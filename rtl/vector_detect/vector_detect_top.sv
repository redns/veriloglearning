==> flow/design.v <==
module vector_detect_divide #(
    parameter  VECTOR_WIDTH     = 16,
    localparam VECTOR_SUB_WIDTH = VECTOR_WIDTH >> 1
) (
    input  [VECTOR_WIDTH-1:0] seq,
    output [VECTOR_WIDTH-1:0] pos
);
    wire [1:0][VECTOR_SUB_WIDTH-1:0] sub_pos;
    generate
        if (VECTOR_WIDTH == 2) begin
            assign pos = { seq[1], seq[1] ? 1'b0 : seq[0] };
        end else begin
            vector_detect_divide #(
                .VECTOR_WIDTH(VECTOR_SUB_WIDTH)
            ) vector_detect_0 (
                .seq(seq[0+:VECTOR_SUB_WIDTH]),
                .pos(sub_pos[0])
            );
            vector_detect_divide #(
                .VECTOR_WIDTH(VECTOR_SUB_WIDTH)
            ) vector_detect_1 (
                .seq(seq[VECTOR_WIDTH-1-:VECTOR_SUB_WIDTH]),
                .pos(sub_pos[1])
            );
            assign pos[VECTOR_WIDTH-1-:VECTOR_SUB_WIDTH] = sub_pos[1];
            assign pos[0+:VECTOR_SUB_WIDTH] = sub_pos[1] ? 'b0 : sub_pos[0];
        end
    endgenerate
endmodule
module vector_detect_top (
    input                          clk,
    input                          rst_n,
    output reg [16-1:0] pos
);
    reg  [16-1:0] seq;
    wire [16-1:0] pos_w;
    generate
        if (1 == 0) begin
            vector_detect_casez vector_detect_casez_inst (
                .seq(seq),
                .pos(pos_w)
            );
        end else if (1 == 1) begin
            vector_detect_divide #(
                .VECTOR_WIDTH(16)
            ) vector_detect_divde_inst (
                .seq(seq),
                .pos(pos_w)
            );
        end else if (1 == 2) begin
            vector_detect_compl #(
                .VECTOR_WIDTH(16)
            ) vector_detect_compl_inst (
                .seq(seq),
                .pos(pos_w)
            );
        end else if (1 == 3) begin
            vector_detect_shift_or #(
                .VECTOR_WIDTH(16)
            ) vector_detect_shift_xor_inst (
                .seq(seq),
                .pos(pos_w)
            );
        end
    endgenerate
    always @(posedge clk or negedge rst_n) begin
        if (!rst_n) begin
            seq <= 'b0;
        end else begin
            seq <= seq + 1'b1;
        end
    end
    always @(posedge clk or negedge rst_n) begin
        if (!rst_n) begin
            pos <= 'b0;
        end else begin
            pos <= pos_w;
        end
    end
endmodule
Tool chain data of vector_detect_top
Tool output for the design above, in the order of the flow.
Lines are those of the file above, counted from 1.
Operators carry their Yosys type and port widths (W data, S select, Z words).
Library cell names are shortened.
Not given: --
- design top: vector_detect_top
- clock: clk
- cell library: sky130hd
- timing corner: tt_025C_1v80

Elaborated design
Counts by Yosys on the flattened word-level netlist (proc, flatten, opt, wreduce; memories kept). Register bits leave out memories and registers merged into their read ports (data or address); mux counts leave out enables and synchronous resets folded into registers. Print and check cells are left out. Cells with the same type and inputs are merged into one.
- flip-flop bits (word level): 32
- noted input port bits: 2
- output and inout bits at 16
- word-level cells at 25
- add/subtract/negate cells: 1
- mux-type cells at 15
- reductions and logical operators: 7
- operators with widths (cell ; number):
    $add A16 B1 Y16 const B ; 1
    $reduce_bool A2 Y1 ; 4
    $reduce_bool A4 Y1 ; 2
    $reduce_bool A8 Y1 ; 1
    $mux W8 ; 1
    $mux W4 ; 2
    $mux W2 ; 4
    $mux W1 ; 8

Logic depth
Yosys ltp: most cells in a row. Word level: on the elaborated netlist, between registers, memories and ports. Mapped: between sequential cells and ports; inverters and the memories' decode and read muxes count.
- depth in word-level cells: 7
- noted ABC_AREA: 0
- depth in mapped cells: 4
- noted depth with buffers taken out: 4

After synthesis
The flow's flattened synthesis, as Yosys stat reports it; memories are mapped. The netlist is that of the ABC_AREA named above (0 if unset); the other value can give another one.
- noted mapped cells: 108
- noted cell area after synthesis: 1340.0 µm²
- sequential area: 800.8 µm²
- mapped flip-flops: 32
- buffers: 6
- cell types (cell ; number ; total area (µm²)):
    dfrtp_1 ; 32 ; 800.768
    xnor2_1 ; 7 ; 61.309
    xor2_1 ; 7 ; 61.309
    nor4_1 ; 5 ; 31.28
    ha_1 ; 2 ; 25.024
    nand4_2 ; 2 ; 25.024
    nor4_2 ; 2 ; 25.024
    nand2_1 ; 6 ; 22.522
    nor3b_1 ; 3 ; 22.522
    nand3_1 ; 4 ; 20.019
    nor3_1 ; 4 ; 20.019
    and2_1 ; 3 ; 18.768
    and3_1 ; 3 ; 18.768
    inv_1 ; 5 ; 18.768
    nand4_1 ; 3 ; 18.768
    nand4b_1 ; 2 ; 17.517
    buf_2 ; 3 ; 15.014
    buf_4 ; 2 ; 15.014
Not listed: further types 11, cells in them 13.
By module: a second synthesis without flattening, with its own total; a netlist apart from the flattened one above.
- cells (unflattened synthesis): 127
- noted area (unflattened synthesis): 1552.7 µm²
Rows give one instance, submodules left out.
- modules (module ; times used ; cells ; area (µm²) ; sequential area (µm²)):
    vector_detect_top ; 1 ; 73 ; 1102.3 ; 800.8
    vector_detect_divide (VECTOR_WIDTH=2) ; 8 ; 2 ; 21.3 ; 0.0
    vector_detect_divide (VECTOR_WIDTH=16) ; 1 ; 20 ; 145.1 ; 0.0
    vector_detect_divide (VECTOR_WIDTH=8) ; 2 ; 5 ; 37.5 ; 0.0
    vector_detect_divide (VECTOR_WIDTH=4) ; 4 ; 2 ; 15.0 ; 0.0

Timing after synthesis
Path of least setup slack by OpenSTA after synthesis, without wires, with an ideal clock, recovery checks aside; 20% of the period is set as input and as output delay. Where synthesis merged equal registers, the netlist keeps one of their names.
- path kind: register to register
- from: register seq[13]
- to: register pos[8]
- period: 1.25 ns
- noted library setup time: 0.067 ns
- noted launch time at the first pin: 0.000 ns
- arrival time: 1.235 ns
- required time: 1.183 ns
- noted setup slack: -0.051 ns
- path delay at 1.302 ns
- noted stages on the path: 4
- path buffers: 0
- period reached after synthesis: 1.301 ns
"path delay" is the arrival time less input delay plus setup time.
"stages on the path" counts driving pins, that of a launching flip-flop among them; a cell with two outputs on the path counts twice.
"period reached after synthesis" = period - worst setup slack (recovery checks aside). The figure is calculated, with input and output delays left at 20% of the set period.
The rows between start and end are the longest chain of elaborated cells between them; the timing report does not say that the signal goes this way. Where chains are equally long, one stands for them.
Each line given opens the expression or statement behind the cell; cells for indexed reads and writes are added by Yosys, which also makes memories of some case tables.
- cells stage by stage: dfrtp_1 > or4_4 > nor3_2 > and3b_1
- length of the longest elaborated chain: 4
- elaborated cells between the ends (all ways) at 4
- RTL lines with such cells: 2
- classes of those cells: mux: 3; reduce/logical: 1
- ends and longest elaborated chain, after synthesis (what ; line ; source):
    from (decl) ; 35 ; reg  [16-1:0] seq;
    from (assign) ; 68 ; seq <= 'b0;
    from (assign) ; 70 ; seq <= seq + 1'b1;
    $mux W1 ; 11 ; assign pos = { seq[1], seq[1] ? 1'b0 : seq[0] };
    $mux W2 ; 26 ; assign pos[0+:VECTOR_SUB_WIDTH] = sub_pos[1] ? 'b0 : sub_pos[0];
    $reduce_bool A4 Y1 ; 26 ;
    $mux W4 ; 26 ;
    to (assign) ; 75 ; pos <= 'b0;
    to (assign) ; 77 ; pos <= pos_w;
    to (decl) ; 33 ; output reg [16-1:0] pos

Timing after layout
Path of least setup slack in the final report of stored run 2 (OpenROAD, finished layout, wires in). Where an end is a register, its clock arrival counts in the times.
- path kind: register to register
- from: register seq[13]
- to: register pos[8]
- period: 1.21 ns
- noted library setup time: 0.06 ns
- noted launch time at the first pin: 0.29 ns
- arrival time: 1.59 ns
- required time: 1.44 ns
- noted setup slack: -0.16 ns
- noted stages on the path: 4
- path buffers: 0
The rows between start and end are the longest chain of elaborated cells between them; the timing report does not say that the signal goes this way. Where chains are equally long, one stands for them.
- cells stage by stage: dfrtp_2 > or4_4 > nor3_2 > and3b_1
- length of the longest elaborated chain: 4
- elaborated cells between the ends (all ways) at 4
- RTL lines with such cells: 2
- classes of those cells: mux: 3; reduce/logical: 1
- ends and longest elaborated chain, post-layout (what ; line ; source):
    from (decl) ; 35 ; reg  [16-1:0] seq;
    from (assign) ; 68 ; seq <= 'b0;
    from (assign) ; 70 ; seq <= seq + 1'b1;
    $mux W1 ; 11 ; assign pos = { seq[1], seq[1] ? 1'b0 : seq[0] };
    $mux W2 ; 26 ; assign pos[0+:VECTOR_SUB_WIDTH] = sub_pos[1] ? 'b0 : sub_pos[0];
    $reduce_bool A4 Y1 ; 26 ;
    $mux W4 ; 26 ;
    to (assign) ; 75 ; pos <= 'b0;
    to (assign) ; 77 ; pos <= pos_w;
    to (decl) ; 33 ; output reg [16-1:0] pos

==> runs of vector_detect_top <==
Measured data: module vector_detect_top, platform sky130hd, 2 stored runs of the flow under differing settings, order arbitrary. Input and output delays are each 20% of the period that was set; the output load is 0.01 pF.
By "period reached" is meant the clock period of the run minus its worst setup slack. This is arithmetic on one report: input and output delays are still those of the set period (20% each).
"worst path time" is the time allowed to the run's worst setup path (the clock period less input and output delay, where it has them) less its slack. Clock arrival times count: a late capture clock shortens it, a late launch clock lengthens it.
"overall power" is the tool's figure for a default switching activity; nothing was simulated.

Stored run 1
Settings were period_ns = 1.34; CORE_UTILIZATION = 55; SETUP_SLACK_MARGIN = 0.28; PLACE_DENSITY_LB_ADDON = 0.26; CORE_ASPECT_RATIO = 0.65; ABC_AREA = 0; MAX_ROUTING_LAYER = met5; CAP_MARGIN = 20; CORE_MARGIN = 2; SLEW_MARGIN = 20
- stopped before the end: routing reported DPL-0038

Stored run 2
Settings were period_ns = 1.21; CORE_UTILIZATION = 23; PLACE_DENSITY_LB_ADDON = 0.22; CORE_ASPECT_RATIO = 0.86; TNS_END_PERCENT = 50; CTS_CLUSTER_DIAMETER = 201; MIN_ROUTING_LAYER = met2; CAP_MARGIN = 20; CORE_MARGIN = 2; SLEW_MARGIN = 20
- cell area after synthesis at 1,340.0 µm²
- total die area: 6,454.7 µm²
- standard-cell area after layout at 1,933.1 µm²
- utilization after routing: 34.7 %
- setup slack of the worst path: -0.156 ns
- noted the setup TNS: -0.664 ns
- overall power at 1.963 mW
- noted the period reached: 1.366 ns
- worst path time at 1.37 ns
- kind of the worst setup path: register to register
